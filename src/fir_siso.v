==> flow/design.v <==
module fir_siso (
    input wire clk,
    input wire rst_n,
    input wire signed [15:0] din,
    output reg signed [31:0] dout
);
    localparam signed [15:0] H0 = -347;
    localparam signed [15:0] H1 = 1078;
    localparam signed [15:0] H2 = 1011;
    localparam signed [15:0] H3 = -6129;
    localparam signed [15:0] H4 = -917;
    localparam signed [15:0] H5 = 20673;
    localparam signed [15:0] H6 = 23424;
    localparam signed [15:0] H7 = 7549;
    wire signed [31:0] mult[0:7];
    reg signed [31:0] acc[0:6];
    assign mult[0] = din * H0;
    assign mult[1] = din * H1;
    assign mult[2] = din * H2;
    assign mult[3] = din * H3;
    assign mult[4] = din * H4;
    assign mult[5] = din * H5;
    assign mult[6] = din * H6;
    assign mult[7] = din * H7;
    always @(posedge clk or negedge rst_n) begin
        if (!rst_n) begin
            acc[0] <= 32'd0;
            acc[1] <= 32'd0;
            acc[2] <= 32'd0;
            acc[3] <= 32'd0;
            acc[4] <= 32'd0;
            acc[5] <= 32'd0;
            acc[6] <= 32'd0;
            dout   <= 32'd0;
        end else begin
            acc[0] <= mult[7];
            acc[1] <= mult[6] + acc[0];
            acc[2] <= mult[5] + acc[1];
            acc[3] <= mult[4] + acc[2];
            acc[4] <= mult[3] + acc[3];
            acc[5] <= mult[2] + acc[4];
            acc[6] <= mult[1] + acc[5];
            dout   <= mult[0] + acc[6];
        end
    end
endmodule
Step by step through the tools: fir_siso
What the tools print for fir_siso, step after step.
Lines are those of the file above, counted from 1.
Operators carry their Yosys type and port widths (W data, S select, Z words).
Library cell names are shortened.
{ "setup": {"design": "fir_siso", "clk_port": "clk", "lib": "sky130hd", "corner": "tt_025C_1v80"} }

Word-level counts
Counts by Yosys on the flattened word-level netlist (proc, flatten, opt, wreduce). Print and check cells are left out. Cells with the same type and inputs are merged into one.
{ "op_classes": {"add_sub_neg": 7, "n_mul": 8} }
{ "op_table": {"columns": ["op", "n"], "rows": [
  ["$mul A16 B11 Y27 const B", 3],
  ["$mul A16 B14 Y30 const B", 2],
  ["$mul A16 B16 Y32 const B", 1],
  ["$mul A16 B10 Y26 const B", 1],
  ["$mul A16 B9 Y25 const B", 1],
  ["$add A32 B32 Y32", 6],
  ["$add A32 B30 Y32", 1]
]} }
{ "bits": {"reg_bits": 254, "in_bits": 18, "out_inout_bits": 32, "wordCells": 23} }

Longest topological paths
Longest topological path by Yosys (ltp), each cell counted once; first at word level (registers and memories cut), then after technology mapping (sequential cells cut; the memories' decode and read muxes count).
{ "logic_depth": {"depth_word": 2, "abc_area": 0, "depth_mapped": 33, "depth_no_buf": 32} }

Synthesis result
Source: synth_stat.txt of the flow (Yosys; design flattened, memories mapped). It holds for the ABC_AREA given above (unset counts as 0); a run with the other value may have another netlist.
The area totals of this step are shown rounded.
{ "types": {"columns": ["cell_type", "n", "area_total_um2"], "rows": [
  ["ha_1", 793, 9.92E+03],
  ["fa_1", 492, 9.85E+03],
  ["dfrtp_1", 254, 6.36E+03],
  ["inv_1", 889, 3336.95],
  ["xnor2_1", 290, 2.54E+03],
  ["a21oi_1", 282, 1.41E+03],
  ["a21o_1", 140, 1.05E+03],
  ["xor2_1", 103, 902.115],
  ["nor2_1", 222, 833.299],
  ["o21ai_0", 132, 660.634],
  ["nand2_1", 154, 578.054],
  ["o21a_1", 56, 420.403],
  ["nor3_1", 66, 330.317],
  ["o21bai_1", 44, 330.317],
  ["nand2b_1", 44, 275.264],
  ["nand3_1", 52, 260.25],
  ["a211oi_1", 33, 247.738],
  ["nor2b_1", 39, 243.984]
]} }
Other cell types: 59; their cells: 408.
{ "mapped": {"cells": 4493, "mapped_area_um2": 42500, "seqArea_um2": 6360, "flip_flops": 254, "n_buf": 24} }

Path before layout
OpenSTA on the mapped netlist: ideal clock, no wires. The path of least setup slack (recovery checks aside). Input and output delay are each 20% of the period. Register names are those of the netlist, which keeps one name where synthesis merged equal registers.
{ "synth_timing": {"path_type": "input port to flip-flop", "start": "input port din[15]", "end": "register acc[6][28]", "clock_period_ps": 10300, "input_delay_ps": 2060, "setup_ps": 80, "launch_ps": 2060, "t_arrival_ps": 9268, "t_required_ps": 10220, "setup_slack_ps": 952, "delay_ps": 7288, "stages": 26, "n_path_buf": 2, "period_less_setup_slack_ps": 9348} }
"delay_ps" = arrival - input delay + setup time.
"stages": output pins that drive a net of the path, with the launching flip-flop's if there is one; two outputs of one cell count as two.
"period_less_setup_slack_ps" = period - worst setup slack (recovery checks aside). The figure is calculated, with input and output delays left at 20% of the set period.
The rows between start and end are the longest chain of elaborated cells between them; the timing report does not say that the signal goes this way. Where chains are equally long, one stands for them.
Each line given opens the expression or statement behind the cell; cells for indexed reads and writes are added by Yosys, which also makes memories of some case tables.
{ "synth_via": {"cell_sequence": "clkbuf_1 -> clkinv_1 -> buf_1 -> fa_1 -> inv_1 -> fa_1 -> inv_1 -> fa_1 -> inv_1 -> ha_1 -> a21o_1 -> a21o_1 -> a21o_1 -> a41oi_1 -> a2111oi_0 -> o21ai_0 -> nand2b_1 -> a31oi_1 -> xnor2_1 -> ha_1 -> a21o_1 -> a21o_1 -> a221oi_1 -> o21bai_1 -> a21oi_1 -> xnor2_1", "elab_chain_cells": 2, "cone_cells": 2, "lines_between": 2, "cone_classes": "add/sub: 1; mul: 1"} }
{ "synth_lines": {"columns": ["element", "line_no", "source"], "rows": [
  ["start, declared", 4, "input wire signed [15:0] din,"],
  ["$mul A16 B11 Y27", 18, "assign mult[1] = din * H1;"],
  ["$add A32 B32 Y32", 42, "acc[6] <= mult[1] + acc[5];"],
  ["end, assigned", 33, "acc[6] <= 32'd0;"],
  ["end, assigned", 42, null],
  ["end, declared", 16, "reg signed [31:0] acc[0:6];"]
]} }

Path in the finished layout
Path of least setup slack in the final report of run A (OpenROAD, finished layout, wires in). Where an end is a register, its clock arrival counts in the times.
The path's times are printed in steps of 10 ps; the period is the one set.
{ "layout_timing": {"path_type": "input port to flip-flop", "start": "input port din[10]", "end": "register acc[4][31]", "clock_period_ps": 12900, "input_delay_ps": 2580, "setup_ps": 70, "launch_ps": 2580, "t_arrival_ps": 10850, "t_required_ps": 13410, "setup_slack_ps": 2570, "stages": 30, "n_path_buf": 2} }
The rows between start and end are the longest chain of elaborated cells between them; the timing report does not say that the signal goes this way. Where chains are equally long, one stands for them.
{ "layout_via": {"cell_sequence": "clkdlybuf4s50_1 -> buf_4 -> ha_1 -> inv_1 -> ha_1 -> ha_1 -> ha_1 -> inv_1 -> fa_1 -> inv_1 -> ha_1 -> nor3_1 -> o211ai_1 -> a41oi_1 -> nor2b_1 -> o21a_1 -> o21ai_0 -> nand2b_1 -> a21oi_1 -> xnor2_1 -> ha_1 -> a21oi_1 -> nor2_1 -> o41ai_1 -> nand2_1 -> o211ai_1 -> nand3_1 -> a31o_1 -> a21oi_1 -> xor2_1", "elab_chain_cells": 2, "cone_cells": 2, "lines_between": 2, "cone_classes": "add/sub: 1; mul: 1"} }
{ "layout_lines": {"columns": ["element", "line_no", "source"], "rows": [
  ["start, declared", 4, "input wire signed [15:0] din,"],
  ["$mul A16 B14 Y30", 20, "assign mult[3] = din * H3;"],
  ["$add A32 B32 Y32", 40, "acc[4] <= mult[3] + acc[3];"],
  ["end, assigned", 31, "acc[4] <= 32'd0;"],
  ["end, assigned", 40, null],
  ["end, declared", 16, "reg signed [31:0] acc[0:6];"]
]} }

Ticket comment

Flow measurements of fir_siso on sky130hd: 2 stored runs with different settings, listed in no order. Input and output delays are each 20% of the period that was set; the output load is 0.01 pF.
By "achieved_clock_period_ps" is meant the clock period of the run minus its worst setup slack. This is arithmetic on one report: input and output delays are still those of the set period (20% each).
"worst_path_ps": the worst setup path's part of the clock period (all of it between registers, 20% less for each end at a port) less its slack. A launch clock that arrives late makes it longer, a capture clock that arrives late makes it shorter.
"worst_path_ps" is known to 10 ps.
Measured values are rounded.

Run A
==> flow/run.sh <==
#!/bin/bash
# the make line also repeats the synthesis and layout settings of config.mk as NAME=value (left out here)
make -C /OpenROAD-flow-scripts/flow DESIGN_CONFIG=/design/flow/config.mk WORK_HOME=/design/flow/orfs CLKGATE_MAP_FILE= finish
==> flow/config.mk <==
export PLATFORM = sky130hd
export DESIGN_NAME = fir_siso
export DESIGN_NICKNAME = fir_siso
export VERILOG_FILES = /design/flow/design.v
export SDC_FILE = /design/flow/constraint.sdc
export NUM_CORES = 4
export LEC_CHECK = 0
export ABC_AREA = 0
export CAP_MARGIN = 40
export CELL_PAD_IN_SITES_GLOBAL_PLACEMENT = 0
export CORE_MARGIN = 2
export CORE_UTILIZATION = 36
export CTS_CLUSTER_SIZE = 43
export GPL_ROUTABILITY_DRIVEN = 0
export PLACE_DENSITY_LB_ADDON = 0.26
export SLEW_MARGIN = 30
==> flow/constraint.sdc <==
create_clock -name core_clock -period 12.9 [get_ports {clk}]
set_input_delay 2.5800 -clock core_clock [delete_from_list [all_inputs] [get_ports {clk}]]
set_output_delay 2.5800 -clock core_clock [all_outputs]
set_load 0.01 [all_outputs]

==> results of run A, as JSON <==
{
  "layout_stdcell_area_um2": 46400,
  "achieved_clock_period_ps": 10334,
  "synth_area_um2": 42500,
  "fin_util_frac": 0.395,
  "worstSetupSlack_ps": 2570,
  "total_die_area_um2": 121000,
  "holdWs_ps": 345,
  "total_negative_slack_ps": 0,
  "worst_path_ps": 7750,
  "critical_path_kind": "input port to flip-flop"
}

Run B
==> flow/run.sh <==
#!/bin/bash
# the make line also repeats the synthesis and layout settings of config.mk as NAME=value (left out here)
make -C /OpenROAD-flow-scripts/flow DESIGN_CONFIG=/design/flow/config.mk WORK_HOME=/design/flow/orfs CLKGATE_MAP_FILE= finish
==> flow/config.mk <==
export PLATFORM = sky130hd
export DESIGN_NAME = fir_siso
export DESIGN_NICKNAME = fir_siso
export VERILOG_FILES = /design/flow/design.v
export SDC_FILE = /design/flow/constraint.sdc
export NUM_CORES = 4
export LEC_CHECK = 0
export CAP_MARGIN = 20
export CELL_PAD_IN_SITES_GLOBAL_PLACEMENT = 1
export CORE_ASPECT_RATIO = 0.99
export CORE_MARGIN = 2
export CORE_UTILIZATION = 58
export CTS_CLUSTER_SIZE = 52
export GPL_ROUTABILITY_DRIVEN = 1
export GPL_TIMING_DRIVEN = 1
export PLACE_DENSITY_LB_ADDON = 0.03
export SLEW_MARGIN = 20
==> flow/constraint.sdc <==
create_clock -name core_clock -period 7.24 [get_ports {clk}]
set_input_delay 1.4480 -clock core_clock [delete_from_list [all_inputs] [get_ports {clk}]]
set_output_delay 1.4480 -clock core_clock [all_outputs]
set_load 0.01 [all_outputs]

==> results of run B, as JSON <==
{
  "worstSetupSlack_ps": -228,
  "total_negative_slack_ps": -887,
  "fin_util_frac": 0.785,
  "holdWs_ps": 350,
  "worst_path_ps": 6020,
  "critical_path_kind": "input port to flip-flop",
  "layout_stdcell_area_um2": 56800,
  "synth_area_um2": 42500,
  "achieved_clock_period_ps": 7468,
  "total_die_area_um2": 75400
}
